==> flow/design.v <==
module computeEncryptedByte(  
	input logic start, clk, reset_n,
	output logic [7:0] e_address = 8'b0,
	input logic [7:0] e_q,
	output logic [7:0] s_data = 8'b0,
	output logic [7:0] s_address = 8'b0,
	output logic s_wren,
    input logic [7:0] s_q,
	output logic [7:0] d_data = 8'b0,
	output logic [7:0] d_address = 8'b0,
	output logic d_wren,
    output logic invalid_ascii = 1'b0,
	output logic finish);
	localparam idle = 7'b0000_000;
	localparam increment_i = 7'b0001_000;
    localparam read_s_i = 7'b0010_000;
    localparam wait_s_i = 7'b0011_000;
	localparam update_j = 7'b0100_000;
    localparam read_s_j = 7'b0101_000;
    localparam wait_s_j = 7'b0110_000;
    localparam swap1 = 7'b0111_000;
	localparam swap2 = 7'b1000_010;
	localparam read_for_f = 7'b1001_010;
    localparam wait_for_f = 7'b1010_000;
    localparam read_from_rom = 7'b1011_000;
    localparam wait_for_rom = 7'b1100_000;
    localparam compute_and_output = 7'b1101_000;
    localparam check_if_valid = 7'b1110_100;
	localparam done = 7'b1111_001;
    logic [6:0] state = idle;
	logic [7:0] i, data_at_i, j, data_at_j, f;
    logic [7:0] temp = 8'b0;
    parameter message_length = 32;
    logic [7:0] k = 8'b0;
	assign finish = state[0];
	assign s_wren = state[1];
    assign d_wren = state[2];
	always_ff @(posedge clk, negedge reset_n) begin
        if(!reset_n) state <= idle;
        else 
            case(state)
                idle: 	if (start) begin
                            state <= increment_i;
                            i <= 8'b0;
                            j <= 8'b0;
                            k <= 8'b0;
                            invalid_ascii <= 1'b0;
                        end
                        else begin	
                            state <= idle;
                        end
                increment_i: begin
                            state <= read_s_i;
                            i <= i + 1;
                        end
                read_s_i: begin
                        state <= wait_s_i;
                        s_address <= i;
                    end
                wait_s_i: begin
                        state <= update_j;
                    end
                update_j: begin
                        state <= read_s_j;
                        data_at_i <= s_q;
                        j <= j + s_q;
                    end
                read_s_j: begin
                        state <= wait_s_j;
                        s_address <= j;
                    end
                wait_s_j: begin
                        state <= swap1;
                    end
                swap1: begin
                        state <= swap2;
                        data_at_j <= s_q;
                        s_address <= i;
                        s_data <= s_q;
                        temp <= data_at_i;
                    end
                swap2: begin
                        state <= read_for_f;
                        data_at_i <= s_q;
                        s_address <= j;
                        s_data <= temp;
                    end
                read_for_f: begin
                        state <= wait_for_f;
                        data_at_j <= s_q;
                        s_address <= temp + data_at_i;
                    end
                wait_for_f: begin
                        state <= read_from_rom;
                    end
                read_from_rom: begin
                        state <= wait_for_rom;
                        f <= s_q;
                        e_address <= k;
                    end
                wait_for_rom: begin
                        state <= compute_and_output;
                    end
                compute_and_output: begin   
                    state <= check_if_valid;
                        d_address <= k;
                        d_data <= f^e_q;
                    end
                check_if_valid: begin
                        if((d_data < 8'd97 || d_data > 8'd122) && (d_data != 8'd32)) begin
                            invalid_ascii <= 1'b1;
                            state <= done;
                        end
                        else begin
                            invalid_ascii <= 1'b0;
                            if(k == message_length-1) state <= done;
                            else begin
                                k <= k + 1;   
                                state <= increment_i;
                            end
                        end     
                    end 
                done: begin
                        state <= idle;
                        s_address <= 8'b0;
                        s_data <= 8'b0;
                        d_address <= 8'b0;
                        d_data <= 8'b0;
                    end
                default: state <= idle;
            endcase
    end
endmodule
Step by step through the tools: computeEncryptedByte
Tool output for the design above, in the order of the flow. Lines are those of the file above, counted from 1. Cell names lack the library's common part. The mark -- stands for no value.

Top: computeEncryptedByte. Clock input: clk. Standard-cell library: sky130hd. Library corner: tt_025C_1v80.

Word-level counts
Counts by Yosys on the flattened word-level netlist (proc, flatten, opt, wreduce; memories kept). Register bits leave out memories and registers merged into their read ports (data or address). Print and check cells are left out. Cells with the same type and inputs are merged into one.

The entry for register bits after elaboration reads 96. For input port bits the number is 19. Under output and inout port bits stands 44. Elaborated cells: 79.

For add/subtract/negate cells the number is 4. The figure for $lt $le $gt $ge is 2. The figure for equal/unequal tests is 20. Under mux-type cells stands 17. Under bitwise gates (word level) stands 1. For reduce/logical cells the number is 22.

Operators by type and width (number): 7-bit case mux with 15-bit select (1); 8-bit case mux with 2-bit select (5); 7-bit == test with constant B (8); 8-bit case mux with 4-bit select (1); 7-bit by 6-bit == test with 1-bit output with constant B (4); 8-bit case mux with 3-bit select (1); 8-bit 2-to-1 mux (3); 8-bit by 1-bit adder with 8-bit output with constant B (2); 8-bit adder (2); 7-bit by 5-bit == test with 1-bit output with constant B (2); 7-bit 2-to-1 mux (2); 2-bit AND reduction (6); 3-bit AND reduction (3); 2-bit nonzero test (4); 8-bit by 5-bit == test with 1-bit output with constant B (1); 8-bit by 6-bit != test with 1-bit output with constant B (1); 8-bit by 7-bit > comparator with 1-bit output with constant B (1); 8-bit by 7-bit < comparator with 1-bit output with constant B (1); 8-bit XOR (1); 7-bit by 4-bit == test with 1-bit output with constant B (1); 7-bit logical NOT (1); 2-bit != test with constant B (3); 2-bit OR reduction (3); 5-bit AND reduction (1); 4-bit nonzero test (1); 4-bit 2-to-1 mux (1); 3-bit nonzero test (1); 1-bit case mux with 2-bit select (1).

Not listed: further kinds 3, cells in them 4.

Logic depth
Depth = most cells in a row (Yosys ltp): at word level without a register or memory, in the mapped netlist without a sequential cell, where the memories' decode and read muxes count.

For depth after elaboration the number is 5. ABC_AREA: 0. For depth in mapped cells the number is 8. The entry for depth with buffers taken out reads 8.

After synthesis
Source: synth_stat.txt of the flow (Yosys; design flattened, memories mapped). It holds for the ABC_AREA given above (unset counts as 0); a run with the other value may have another netlist. The area totals of this step are shown rounded.

Cell types: edfxtp_1 (number 89, area in all 2.67E+03 um^2); ha_1 (number 16, area in all 200.192 um^2); dfrtp_1 (number 7, area in all 175.168 um^2); xnor2_1 (number 18, area in all 157.651 um^2); nor2_1 (number 36, area in all 135.13 um^2); xor2_1 (number 12, area in all 105.101 um^2); o21ai_0 (number 17, area in all 85.082 um^2); a22o_1 (number 9, area in all 78.826 um^2); a21oi_1 (number 14, area in all 70.067 um^2); nand3_1 (number 14, area in all 70.067 um^2); nor2b_1 (number 11, area in all 68.816 um^2); a21o_1 (number 8, area in all 60.058 um^2); a22oi_1 (number 6, area in all 45.043 um^2); and2b_1 (number 6, area in all 45.043 um^2); inv_1 (number 12, area in all 45.043 um^2); and3_1 (number 7, area in all 43.792 um^2); fa_1 (number 2, area in all 40.038 um^2); nor3_1 (number 8, area in all 40.038 um^2).

Not listed: further types 35, cells in them 66.

Under cell count stands 358. The entry for chip area (Yosys) reads 4600 um^2. Sequential area: 2800 um^2. The entry for flip-flops reads 96. Under buffers stands 11.

Worst setup path after synthesis
Path of least setup slack by OpenSTA after synthesis, without wires, with an ideal clock, recovery checks aside; 20% of the period is set as input and as output delay. Where synthesis merged equal registers, the netlist keeps one of their names.

Path kind: input to register. Start: input port s_q[1]. End: register j[7]. The entry for clock period reads 3.02 ns. External input delay: 0.604 ns. Under library setup time stands 0.260 ns. The entry for time at the first pin reads 0.604 ns. For arrival time the number is 1.968 ns. Data required time: 2.760 ns. Path slack: 0.792 ns. For delay of the path the number is 1.624 ns. Under driving pins on the path stands 6. For buffers on the path the number is 0. Under period reached after synthesis stands 2.228 ns.

"delay of the path" is the arrival time less input delay plus setup time. "driving pins on the path": output pins that drive a net of the path, with the launching flip-flop's if there is one; two outputs of one cell count as two. "period reached after synthesis" = period - worst setup slack (recovery checks aside). The figure is calculated, with input and output delays left at 20% of the set period. Between the ends stands the longest chain of elaborated cells between them, by number of cells; it is not shown to be the way that was timed. Of several equally long chains one is given. Each line given opens the expression or statement behind the cell; cells for indexed reads and writes are added by Yosys, which also makes memories of some case tables.

Path through: ha_1 -> a21o_1 -> a21o_1 -> a2111oi_0 -> o21bai_1 -> mux2_2. The entry for cells in the longest elaborated chain reads 2. The entry for elaborated cells between the ends (all ways) reads 2. The entry for RTL lines with such cells reads 2. Classes of those cells: add/sub: 1; mux: 1.

Ends and longest elaborated chain, after synthesis: start, declared (RTL line 8) `input logic [7:0] s_q,`; 8-bit adder (RTL line 66) `j <= j + s_q;`; 8-bit case mux with 2-bit select (RTL line 41) `case(state)`; end, assigned (RTL line 45) `j <= 8'b0;`; end, assigned (RTL line 66); end, declared (RTL line 31) `logic [7:0] i, data_at_i, j, data_at_j, f;`.

Timing after layout
From the final timing report of record 1: the path of least setup slack in the routed layout; clock arrival at registers is part of the times.

Path kind: input to register. Start: input port s_q[1]. End: register j[7]. The entry for clock period reads 3.45 ns. External input delay: 0.69 ns. Under library setup time stands 0.24 ns. The entry for time at the first pin reads 0.69 ns. For arrival time the number is 2.70 ns. Data required time: 3.55 ns. Path slack: 0.85 ns. Under driving pins on the path stands 7. For buffers on the path the number is 1.

Between the ends stands the longest chain of elaborated cells between them, by number of cells; it is not shown to be the way that was timed. Of several equally long chains one is given.

Path through: clkdlybuf4s50_1 -> ha_1 -> a21o_1 -> a21o_1 -> a2111oi_0 -> o21bai_1 -> mux2_2. The entry for cells in the longest elaborated chain reads 2. The entry for elaborated cells between the ends (all ways) reads 2. The entry for RTL lines with such cells reads 2. Classes of those cells: add/sub: 1; mux: 1.

Ends and longest elaborated chain, after layout: start, declared (RTL line 8) `input logic [7:0] s_q,`; 8-bit adder (RTL line 66) `j <= j + s_q;`; 8-bit case mux with 2-bit select (RTL line 41) `case(state)`; end, assigned (RTL line 45) `j <= 8'b0;`; end, assigned (RTL line 66); end, declared (RTL line 31) `logic [7:0] i, data_at_i, j, data_at_j, f;`.

FLOW RESULTS
============

Design computeEncryptedByte on sky130hd. What follows are 2 stored runs of the flow, each under its own settings; their order means nothing. The constraints put input and output delay at 20% of the set period each and load the outputs with 0.01 pF. "reached clock period" is the run's clock period less its worst setup slack. It is reckoned from that one timing run; input and output delays stay at 20% of the period that was set. "power": no workload was simulated; the value follows from the tool's default switching activity. The measured numbers are rounded.

Record 1 has these settings: period_ns 3.45; CORE_UTILIZATION 30; SETUP_SLACK_MARGIN 0.24; PLACE_DENSITY_LB_ADDON 0.18; ABC_AREA 0; CTS_CLUSTER_SIZE 65; CTS_CLUSTER_DIAMETER 238; CAP_MARGIN 0; SLEW_MARGIN 35; MAX_ROUTING_LAYER met4; CORE_MARGIN 2. The measured area of the die is 16,000 um^2. For the post-route worst hold slack the run shows 0.46 ns. The netlist area reported by Yosys stands at 4,600 um^2. The setup slack of the critical path comes to 0.85 ns. The measured utilization after routing is 38%. The reached clock period reads 2.603 ns. For the power the run shows 3.5 mW.

Record 2 has these settings: period_ns 3.42; CORE_UTILIZATION 50; SETUP_SLACK_MARGIN 0.83; PLACE_DENSITY 0.58; GPL_TIMING_DRIVEN 0; CTS_CLUSTER_DIAMETER 274; MIN_ROUTING_LAYER met2; MAX_ROUTING_LAYER met4; CAP_MARGIN 20; CORE_MARGIN 2; SLEW_MARGIN 20. The reached clock period reads 2.457 ns. For the post-route worst hold slack the run shows 0.46 ns. The setup slack of the critical path comes to 0.96 ns. The netlist area reported by Yosys stands at 4,600 um^2. The measured utilization after routing is 63%. The measured area of the die is 10,000 um^2. For the power the run shows 3.4 mW.
