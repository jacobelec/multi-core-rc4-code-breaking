==> flow/design.v <==
module main_fsm(input logic clk, reset_n, invalid_ascii,
						input logic finish_init, finish_shuffle, finish_compute, 
						output logic start_init, start_shuffle, start_compute,
						output logic [9:0] LEDR,
						output logic [23:0] secret_key);  
	parameter idle = 4'b0000;
	parameter task1 = 4'b0001;
	parameter task2a = 4'b0010;
	parameter task2b = 4'b0100;
	parameter done = 4'b1000;
	logic [3:0] state  ;
	assign start_init = state[0];
	assign start_shuffle = state[1];
	assign start_compute = state[2];
	always_ff @(posedge clk, negedge reset_n)
		if (!reset_n) begin  
			state <= idle;
			secret_key <= 24'b0;
			LEDR <= 10'b0;
			end
		else
			case(state)
				idle: 	state <= task1;
				task1: 	if (finish_init) state <= task2a;
							else state <= task1;
				task2a: 	if (finish_shuffle) state <= task2b;
							else state <= task2a;
				task2b: 	begin
								if (finish_compute && invalid_ascii && secret_key < 24'd16777215) begin  
									state <= task1;
									secret_key <= secret_key + 1;
								end
								else if(finish_compute && !invalid_ascii) begin  
									LEDR[9:0] <= 1;
									state <= done;
								end
								else if(finish_compute && secret_key == 24'd16777215) begin  
									LEDR[9:0] <= 1;
									state <= done;
								end
								else state <= task2b;
							end
				done: 	state <= done;
				default: state <= idle;
			endcase
endmodule
# --- Tool chain data of main_fsm ---
# The steps from the RTL of main_fsm to its reports follow in flow order.
# Lines are those of the file above, counted from 1.
# Cell names lack the library's common part.
setup:
  design: "main_fsm"
  clk_port: "clk"
  lib: "sky130hd"
  pvt_corner: "tt_025C_1v80"

# --- Word-level counts ---
# Counts by Yosys on the flattened word-level netlist (proc, flatten, opt, wreduce; memories kept). Register bits leave out memories and registers merged into their read ports (data or address). Print and check cells are left out. Cells with the same type and inputs are merged into one.
bits:
  elab_cells: 28
  output_inout_bits: 37
  input_bits: 6
  register_bits: 38
op_classes:
  bitwise: 1
  n_reduce_logical: 9
  eq_ne: 5
  cmp: 1
  n_mux: 8
  n_addsub: 1
op_table:
  columns: ["cell", "count"]
  rows:
  - ["24-bit by 1-bit adder with 24-bit output (second input constant)", 1]
  - ["24-bit less-than comparator (second input constant)", 1]
  - ["24-bit == test (second input constant)", 1]
  - ["4-bit case mux with 5-bit select", 1]
  - ["10-bit two-way mux", 2]
  - ["4-bit two-way mux", 3]
  - ["1-bit logical AND", 4]
  - ["4-bit by 1-bit == test with 1-bit output (second input constant)", 1]
  - ["4-bit by 2-bit == test with 1-bit output (second input constant)", 1]
  - ["4-bit by 3-bit == test with 1-bit output (second input constant)", 1]
  - ["4-bit == test (second input constant)", 1]
  - ["4-bit zero test", 1]
  - ["3-bit AND reduction", 1]
  - ["3-bit two-way mux", 1]
  - ["2-bit AND reduction", 1]
  - ["2-bit nonzero test", 1]
  - ["2-bit two-way mux", 1]
  - ["1-bit NOT", 1]
  - ["1-bit zero test", 1]

# --- Longest topological paths ---
# Yosys ltp: most cells in a row. Word level: on the elaborated netlist, between registers, memories and ports. Mapped: between sequential cells and ports; inverters and the memories' decode and read muxes count.
logic_depth:
  depth_word: 6
  abc_area: 1
  depth_mapped: 11
  depth_no_buf: 10

# --- Synthesis result ---
# The flow's flattened synthesis, as Yosys stat reports it; memories are mapped. The netlist is that of the ABC_AREA named above (0 if unset); the other value can give another one.
# Totals and module areas in this step are rounded.
mapped:
  stdcells: 272
  ffs: 29
  area_um2: 1860
types:
  columns: ["cell", "count"]
  rows:
  - ["dfrtp_1", 29]
  - ["nand2_1", 132]
  - ["nor2_1", 36]
  - ["xnor2_1", 10]
  - ["nand3_1", 14]
  - ["buf_4", 9]
  - ["inv_1", 14]
  - ["buf_6", 4]
  - ["xor2_1", 5]
  - ["nor2_4", 2]
  - ["o21ai_0", 4]
  - ["nand2_2", 3]
  - ["nand3_4", 1]
  - ["ha_1", 1]
  - ["nand4_1", 2]
  - ["and2_1", 1]
  - ["nor2_2", 1]
  - ["o22ai_1", 1]
# Other cell types: 3; their cells: 3.

# --- Path before layout ---
# Path of least setup slack by OpenSTA after synthesis, without wires, with an ideal clock, recovery checks aside; 20% of the period is set as input and as output delay. Where synthesis merged equal registers, the netlist keeps one of their names.
synth_timing:
  path_type: "register to register"
  start: "register secret_key[0]"
  end: "register secret_key[3]"
  path_delay_ps: 1674
  t_arrival_ps: 1558
  t_required_ps: 2444
  path_slack_ps: 886
  stages: 12
  setup_ps: 116
  tclk_ps: 2560
  path_buffers: 1
  period_less_setup_slack_ps: 1674
# "path_delay_ps" is the arrival time less input delay plus setup time.
# "stages" counts driving pins, that of a launching flip-flop among them; a cell with two outputs on the path counts twice.
# "period_less_setup_slack_ps" = period - worst setup slack (recovery checks aside). The figure is calculated, with input and output delays left at 20% of the set period.
# The rows between start and end are the longest chain of elaborated cells between them; the timing report does not say that the signal goes this way. Where chains are equally long, one stands for them.
# Each line given opens the expression or statement behind the cell; cells for indexed reads and writes are added by Yosys, which also makes memories of some case tables.
synth_between:
  path_cell_list: "dfrtp_1 -> ha_1 -> inv_2 -> nor2_4 -> nand2_2 -> nor2_4 -> nand2_2 -> nand2_1 -> nor2_1 -> buf_6 -> nand2_1 -> nand2_1"
  elab_chain_len: 3
  cone_cells: 4
  lines_between: 2
  classes_between: "add/sub: 1; compare: 1; reduce/logical: 2"
synth_lines:
  columns: ["item", "line_no", "text"]
  rows:
  - ["from (decl)", 5, "output logic [23:0] secret_key);"]
  - ["from (assign)", 18, "secret_key <= 24'b0;"]
  - ["from (assign)", 31, "secret_key <= secret_key + 1;"]
  - ["24-bit less-than comparator", 29, "if (finish_compute && invalid_ascii && secret_key < 24'd16777215) begin"]
  - ["1-bit logical AND", 29, null]
  - ["2-bit AND reduction", null, null]
  - ["to (assign)", 18, null]
  - ["to (assign)", 31, null]
  - ["to (decl)", 5, null]

# --- Timing after layout ---
# From the final timing report of flow run A: the path of least setup slack in the routed layout; clock arrival at registers is part of the times.
# The path's times are printed in steps of 10 ps; the period is the one set.
layout_timing:
  path_type: "register to output"
  start: "register secret_key[20]"
  end: "output port secret_key[20]"
  path_buffers: 1
  t_required_ps: 1470
  tclk_ps: 1840
  t_arrival_ps: 1370
  path_slack_ps: 100
  stages: 2
layout_between:
  path_cell_list: "dfrtp_1 -> clkdlybuf4s50_1"
  elab_chain_len: 0
  cone_cells: 0
  lines_between: 0
layout_lines:
  columns: ["item", "line_no", "text"]
  rows:
  - ["from (decl)", 5, "output logic [23:0] secret_key);"]
  - ["from (assign)", 18, "secret_key <= 24'b0;"]
  - ["from (assign)", 31, "secret_key <= secret_key + 1;"]
  - ["to (decl)", 5, null]

--- measured runs ---
Flow measurements of main_fsm on sky130hd: 2 stored runs with different settings, listed in no order. Input and output delays are each 20% of the period that was set; the output load is 0.01 pF.
"achieved_clock_period_ps": clock period set for the run, less the worst setup slack. It is reckoned from that one timing run; input and output delays stay at 20% of the period that was set.
"worst_setup_path_time_ps": the worst setup path's part of the clock period (all of it between registers, 20% less for each end at a port) less its slack. A launch clock that arrives late makes it longer, a capture clock that arrives late makes it shorter.
"totalPower_mw" rests on the timing tool's default activity at the inputs, not on a simulated workload.
"worst_setup_path_time_ps" is given in steps of 10 ps.
Results are given in rounded form.

--- flow run A ---
==> flow/run.sh <==
#!/bin/bash
# the make line also repeats the synthesis and layout settings of config.mk as NAME=value (left out here)
make -C /OpenROAD-flow-scripts/flow DESIGN_CONFIG=/design/flow/config.mk WORK_HOME=/design/flow/orfs CLKGATE_MAP_FILE= finish
==> flow/config.mk <==
export PLATFORM = sky130hd
export DESIGN_NAME = main_fsm
export DESIGN_NICKNAME = main_fsm
export VERILOG_FILES = /design/flow/design.v
export SDC_FILE = /design/flow/constraint.sdc
export NUM_CORES = 4
export LEC_CHECK = 0
export ABC_AREA = 1
export CAP_MARGIN = 35
export CELL_PAD_IN_SITES_DETAIL_PLACEMENT = 0
export CORE_MARGIN = 2
export CORE_UTILIZATION = 44
export CTS_CLUSTER_SIZE = 14
export PLACE_DENSITY = 0.67
export SLEW_MARGIN = 20
==> flow/constraint.sdc <==
create_clock -name core_clock -period 1.84 [get_ports {clk}]
set_input_delay 0.3680 -clock core_clock [delete_from_list [all_inputs] [get_ports {clk}]]
set_output_delay 0.3680 -clock core_clock [all_outputs]
set_load 0.01 [all_outputs]

==> results, as YAML <==
results:
  setup_worst_slack_ps: 101
  totalPower_mw: 1.52
  synthesis_area_um2: 1860
  cell_area_final_um2: 2320
  worst_setup_path_time_ps: 1370
  timing.worst_path_kind: "register to output"
  achieved_clock_period_ps: 1739
  setup_tns_ps: 0
  fin_util_pct: 57.5
  design_die_area_um2: 4760

--- flow run B ---
==> flow/run.sh <==
#!/bin/bash
# the make line also repeats the synthesis and layout settings of config.mk as NAME=value (left out here)
make -C /OpenROAD-flow-scripts/flow DESIGN_CONFIG=/design/flow/config.mk WORK_HOME=/design/flow/orfs CLKGATE_MAP_FILE= finish
==> flow/config.mk <==
export PLATFORM = sky130hd
export DESIGN_NAME = main_fsm
export DESIGN_NICKNAME = main_fsm
export VERILOG_FILES = /design/flow/design.v
export SDC_FILE = /design/flow/constraint.sdc
export NUM_CORES = 4
export LEC_CHECK = 0
export CAP_MARGIN = 20
export CORE_MARGIN = 2
export CORE_UTILIZATION = 31
export SLEW_MARGIN = 20
==> flow/constraint.sdc <==
create_clock -name core_clock -period 2.43 [get_ports {clk}]
set_input_delay 0.4860 -clock core_clock [delete_from_list [all_inputs] [get_ports {clk}]]
set_output_delay 0.4860 -clock core_clock [all_outputs]
set_load 0.01 [all_outputs]

==> results, as YAML <==
results:
  setup_worst_slack_ps: 271
  totalPower_mw: 1.20
  synthesis_area_um2: 1530
  cell_area_final_um2: 2030
  worst_setup_path_time_ps: 1670
  timing.worst_path_kind: "input to register"
  achieved_clock_period_ps: 2159
  setup_tns_ps: 0
  fin_util_pct: 42.6
  design_die_area_um2: 5520
--- end ---
