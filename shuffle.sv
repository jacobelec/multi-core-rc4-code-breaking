==> flow/design.v <==
module shuffle(input logic start, clk, reset_n,
				input logic [7:0] q,
				input logic [23:0] secret_key,
				output logic [7:0] data, address,
				output logic finish, wren);  
	logic [4:0] state  ;
	logic [7:0] temp_val_i, temp_addr_i, temp_val_j, temp_addr_j;
	parameter idle = 5'b00000;
	parameter wait_s_i = 5'b00100;
	parameter read_s_i = 5'b01000;
	parameter wait_s_j = 5'b01100;
	parameter read_s_j = 5'b10000;
	parameter write_s_ij = 5'b00010;
	parameter counting = 5'b01010;
	parameter done = 5'b00001;
	assign finish = state[0];
	assign wren = state[1];
	always_ff @(posedge clk, negedge reset_n)
		if(!reset_n) state <= idle;
		else 
		case(state)
			idle: 		if (start) begin
								state <= read_s_i;
								data <= 0;
								address <= 0;
							end
							else begin	
								state <= idle;
								data <= 0;
								address <= 0;
								temp_val_i <= 0;
								temp_addr_i <= 0;
								temp_val_j <= 0;
								temp_addr_j <= 0;
							end
			wait_s_i:	state <= read_s_i;
			read_s_i: 	begin
								state <= wait_s_j;
								temp_val_i <= q;
								temp_addr_i <= address;
								case(address%3)
									8'd0:		begin
													temp_addr_j <= temp_addr_j + q + secret_key[23:16];  
													address <= temp_addr_j + q + secret_key[23:16];
												end
									8'd1: 	begin
													temp_addr_j <= temp_addr_j + q + secret_key[15:8];
													address <= temp_addr_j + q + secret_key[15:8];
												end
									8'd2: 	begin	
													temp_addr_j <= temp_addr_j + q + secret_key[7:0];
													address <= temp_addr_j + q + secret_key[7:0];
												end
									default:	begin
													temp_addr_j <= temp_addr_j + q + 0;  
													address <= temp_addr_j + q + 0;
												end
								endcase
							end
			wait_s_j:	state <= read_s_j;
			read_s_j:	begin
								state <= write_s_ij; 
								data <= temp_val_i;
								temp_val_j <= q;
							end
			write_s_ij:	begin
								state <= counting; 
								data <= temp_val_j;
								address <= temp_addr_i;
							end	
			counting: 	if (address >= 8'd255) begin	
								state <= done;
								data <= 0;
								address <= 0;
							end
							else begin
								state <= wait_s_i;
								address <= address + 1'b1;
							end
			done: 		begin
								state <= idle;
								data <= 0;
								address <= 0;
								temp_val_i <= 0;
								temp_addr_i <= 0;
								temp_val_j <= 0;
								temp_addr_j <= 0;
							end
			default: 	begin 
								state <= idle;
								data <= 0;
								address <= 0;
								temp_val_i <= 0;
								temp_addr_i <= 0;
								temp_val_j <= 0;
								temp_addr_j <= 0;
							end
		endcase
endmodule
======== Tool chain data of shuffle ========
What the tools print for shuffle, step after step.
Line numbers count from 1 in the design file above.
Operators: Yosys type, input widths -> output width; for muxes data width and select width s.
Cell names lack the library's common part.
The mark -- stands for no value.
set-up
  design top .............................. shuffle
  clock ................................... clk
  standard-cell library ................... sky130hd
  timing corner ........................... tt_025C_1v80

======== Elaborated design ========
Yosys after proc, flatten, opt, wreduce and memory -nomap, before mapping. Memory bits, and registers merged into a memory's read port (data or address), are not among the register bits. Print and check cells are not counted.
bit counts
  output and inout bits ................... 18
  register bits ........................... 53
  input bits .............................. 35
  cells after elaboration ................. 52
operators by class
  multiplexer cells ....................... 13
  bitwise operators ....................... 4
  reduce/logical cells .................... 10
  $lt $le $gt $ge ......................... 1
  add/subtract/negate cells ............... 6
  equal/unequal tests ..................... 10
  div/mod/pow operators ................... 1
operators by type and width
  operator              count
  $pmux 8 s3            5
  $mod 8x2->32 const B  1
  $pmux 8 s4            2
  $add 8x8->8           5
  $pmux 5 s7            1
  $eq 32x1->1 const B   1
  $eq 32x2->1 const B   1
  $logic_not 32->1      1
  $mux 8                3
  $eq 5x4->1 const B    3
  $reduce_or 5->1       2
  $reduce_and 3->1      3
  $add 8x1->8 const B   1
  $ge 8x8->1 const B    1
  $reduce_or 3->1       2
  $eq 5x2->1 const B    1
  $eq 5x3->1 const B    1
  $eq 5x5->1 const B    1
  $logic_not 5->1       1
  $not 1->1             4
  $ne 2x2->1 const B    2
  $mux 4                1
  $mux 3                1
  $reduce_and 2->1      1

======== Longest topological paths ========
Yosys ltp: most cells in a row. Word level: on the elaborated netlist, between registers, memories and ports. Mapped: between sequential cells and ports; inverters and the memories' decode and read muxes count.
logic depth
  depth in word-level cells ............... 4
  ABC_AREA ................................ 0
  mapped depth ............................ 37
  depth with buffers taken out ............ 35

======== Netlist ========
The flow's flattened synthesis, as Yosys stat reports it; memories are mapped. The netlist is that of the ABC_AREA named above (0 if unset); the other value can give another one.
synthesis totals
  buffers ................................. 21
  flip-flops .............................. 53
  synthesis area .......................... 4150.2 um^2
  cells in the netlist .................... 419
  area of sequential cells ................ 1566.5 um^2
cell types
  cell      count  total area (um^2)
  edfxtp_1  48     1.44E+03
  ha_1      20     250.24
  xnor2_1   18     157.651
  nor2_1    41     153.898
  and2_1    22     137.632
  mux2i_1   13     130.125
  dfrtp_1   5      125.12
  a21oi_1   20     100.096
  o21ai_0   19     95.091
  nand3_1   18     90.086
  inv_1     20     75.072
  a22o_1    8      70.067
  a22oi_1   8      60.058
  nand2_1   16     60.058
  o211ai_1  8      60.058
  a21o_1    7      52.55
  clkbuf_1  13     48.797
  fa_1      2      40.038
Other cell types: 58; their cells: 113.

======== Timing after synthesis ========
OpenSTA on the mapped netlist: ideal clock, no wires. The path of least setup slack (recovery checks aside). Input and output delay are each 20% of the period. Register names are those of the netlist, which keeps one name where synthesis merged equal registers.
timing path after synthesis
  path type ............................... reg2reg
  from .................................... reg address[6]
  to ...................................... reg address[7]
  arrival ................................. 7.250 ns
  library setup time ...................... 0.266 ns
  path delay .............................. 7.516 ns
  required time ........................... 13.034 ns
  setup slack ............................. 5.783 ns
  clock period ............................ 13.3 ns
  buffers on the path ..................... 2
  launch time at the first pin ............ 0.000 ns
  driving pins on the path ................ 36
  synthesis period reached ................ 7.517 ns
"path delay" is the arrival time less input delay plus setup time.
"driving pins on the path" counts driving pins, that of a launching flip-flop among them; a cell with two outputs on the path counts twice.
"synthesis period reached" = period - worst setup slack (recovery checks aside). The figure is calculated, with input and output delays left at 20% of the set period.
Between the ends stands the longest chain of elaborated cells between them, by number of cells; it is not shown to be the way that was timed. Of several equally long chains one is given.
A line is the first line of the expression or statement that the cell stems from. Yosys adds cells for indexed reads and writes and turns some case tables into memories.
A register here has more assigning lines than the two given.
on the way, after synthesis
  path through ............................ edfxtp_1 -> buf_6 -> clkbuf_1 -> ha_1 -> nand3b_1 -> a31oi_1 -> a211o_1 -> a211oi_2 -> nor2_1 -> xnor2_1 -> ha_1 -> nor2_1 -> nand2_1 -> a2bb2oi_2 -> o21ai_0 -> and2_1 -> ha_1 -> a21o_1 -> nor4_4 -> o221ai_4 -> mux2_2 -> nor2_1 -> a22oi_1 -> o21ai_0 -> ha_1 -> a21o_1 -> a21oi_1 -> o21bai_1 -> a21oi_1 -> nor2b_1 -> o21ai_0 -> nand2b_1 -> or4_1 -> o211ai_1 -> nand4b_1 -> o211ai_2
  length of the longest elaborated chain .. 4
  elaborated cells on any way between the ends .. 9
  RTL lines with such cells ............... 4
  those cells by class .................... add/sub (1); div (1); compare (1); eq/ne (2); mux (3); reduce/logical (1)
RTL lines, path after synthesis
  element             RTL line  source
  start: declaration  4         output logic [7:0] data, address,
  start: assignment   44        address <= temp_addr_j + q + secret_key[23:16];
  start: assignment   48        address <= temp_addr_j + q + secret_key[15:8];
  $mod 8x2->32        41        case(address%3)
  $eq 32x2->1         41
  $pmux 8 s3          41
  $pmux 8 s4          21        case(state)
  end: assignment     44
  end: assignment     48
  end: declaration    4

======== Worst path after layout ========
Path of least setup slack in the final report of run A (OpenROAD, finished layout, wires in). Where an end is a register, its clock arrival counts in the times.
timing path after layout
  path type ............................... reg2reg
  from .................................... reg address[7]
  to ...................................... reg address[7]
  launch time at the first pin ............ 0.31 ns
  library setup time ...................... 0.25 ns
  arrival ................................. 8.59 ns
  buffers on the path ..................... 0
  required time ........................... 9.23 ns
  setup slack ............................. 0.64 ns
  driving pins on the path ................ 34
  clock period ............................ 9.17 ns
Between the ends stands the longest chain of elaborated cells between them, by number of cells; it is not shown to be the way that was timed. Of several equally long chains one is given.
A register here has more assigning lines than the two given.
on the way, after layout
  path through ............................ edfxtp_1 -> ha_1 -> nor4bb_1 -> a211oi_2 -> o211ai_1 -> and3_1 -> nor2_1 -> xnor2_1 -> ha_1 -> nor2_1 -> nand2_1 -> a2bb2oi_2 -> o21ai_0 -> and2_1 -> ha_1 -> a21o_1 -> nor4_4 -> o221ai_4 -> mux2_2 -> nor2_1 -> a22oi_1 -> o21ai_0 -> ha_1 -> a21o_1 -> a21oi_1 -> o21bai_1 -> a21oi_1 -> nor2b_1 -> o21ai_0 -> nand2b_1 -> or4_1 -> o211ai_1 -> nand4b_1 -> o211ai_2
  length of the longest elaborated chain .. 4
  elaborated cells on any way between the ends .. 9
  RTL lines with such cells ............... 4
  those cells by class .................... add/sub (1); div (1); compare (1); eq/ne (2); mux (3); reduce/logical (1)
RTL lines, path after layout
  element             RTL line  source
  start: declaration  4         output logic [7:0] data, address,
  start: assignment   44        address <= temp_addr_j + q + secret_key[23:16];
  start: assignment   48        address <= temp_addr_j + q + secret_key[15:8];
  $mod 8x2->32        41        case(address%3)
  $eq 32x2->1         41
  $pmux 8 s3          41
  $pmux 8 s4          21        case(state)
  end: assignment     44
  end: assignment     48
  end: declaration    4

Subject: flow runs of shuffle

Hi,

Below are 2 stored runs of the flow (Yosys, OpenROAD; platform sky130hd) on shuffle, each with its settings and what was measured, unordered. Constraints: input delay and output delay 20% of the set period each, output load 0.01 pF.
"clock period reached" is the run's clock period less its worst setup slack. It is reckoned from that one timing run; input and output delays stay at 20% of the period that was set.
"time used up by the worst setup path" means the part of the period allowed to the worst setup path (the constraints hold back 20% at inputs and 20% at outputs) less its slack; where the path has registers, the arrival times of their clocks count too.

---- run A ----
settings
  period_ns = 9.17
  CORE_UTILIZATION = 71
  CAP_MARGIN = 20
  CORE_MARGIN = 2
  SLEW_MARGIN = 20
results
  sum of negative setup slack ............. 0.000 ns
  netlist area reported by Yosys .......... 4150.2 um^2
  time used up by the worst setup path .... 8.53 ns
  critical path type ...................... reg2reg
  full die area ........................... 6473.0 um^2
  standard-cell area after routing ........ 4732.0 um^2
  clock period reached .................... 8.532 ns
  utilization of the finished layout ...... 84.9%
  worst setup slack after layout .......... 0.638 ns
  smallest hold slack ..................... 0.541 ns

---- run B ----
settings
  period_ns = 16.0
  CORE_UTILIZATION = 55
  SETUP_SLACK_MARGIN = 1.88
  PLACE_DENSITY_LB_ADDON = 0.09
  CORE_MARGIN = 4
  TNS_END_PERCENT = 70
  ABC_AREA = 0
  CAP_MARGIN = 25
  SLEW_MARGIN = 20
results
  sum of negative setup slack ............. 0.000 ns
  netlist area reported by Yosys .......... 4150.2 um^2
  time used up by the worst setup path .... 8.46 ns
  critical path type ...................... reg2reg
  full die area ........................... 8999.4 um^2
  standard-cell area after routing ........ 4797.1 um^2
  clock period reached .................... 8.461 ns
  utilization of the finished layout ...... 65.8%
  worst setup slack after layout .......... 7.539 ns
  smallest hold slack ..................... 0.545 ns

Regards
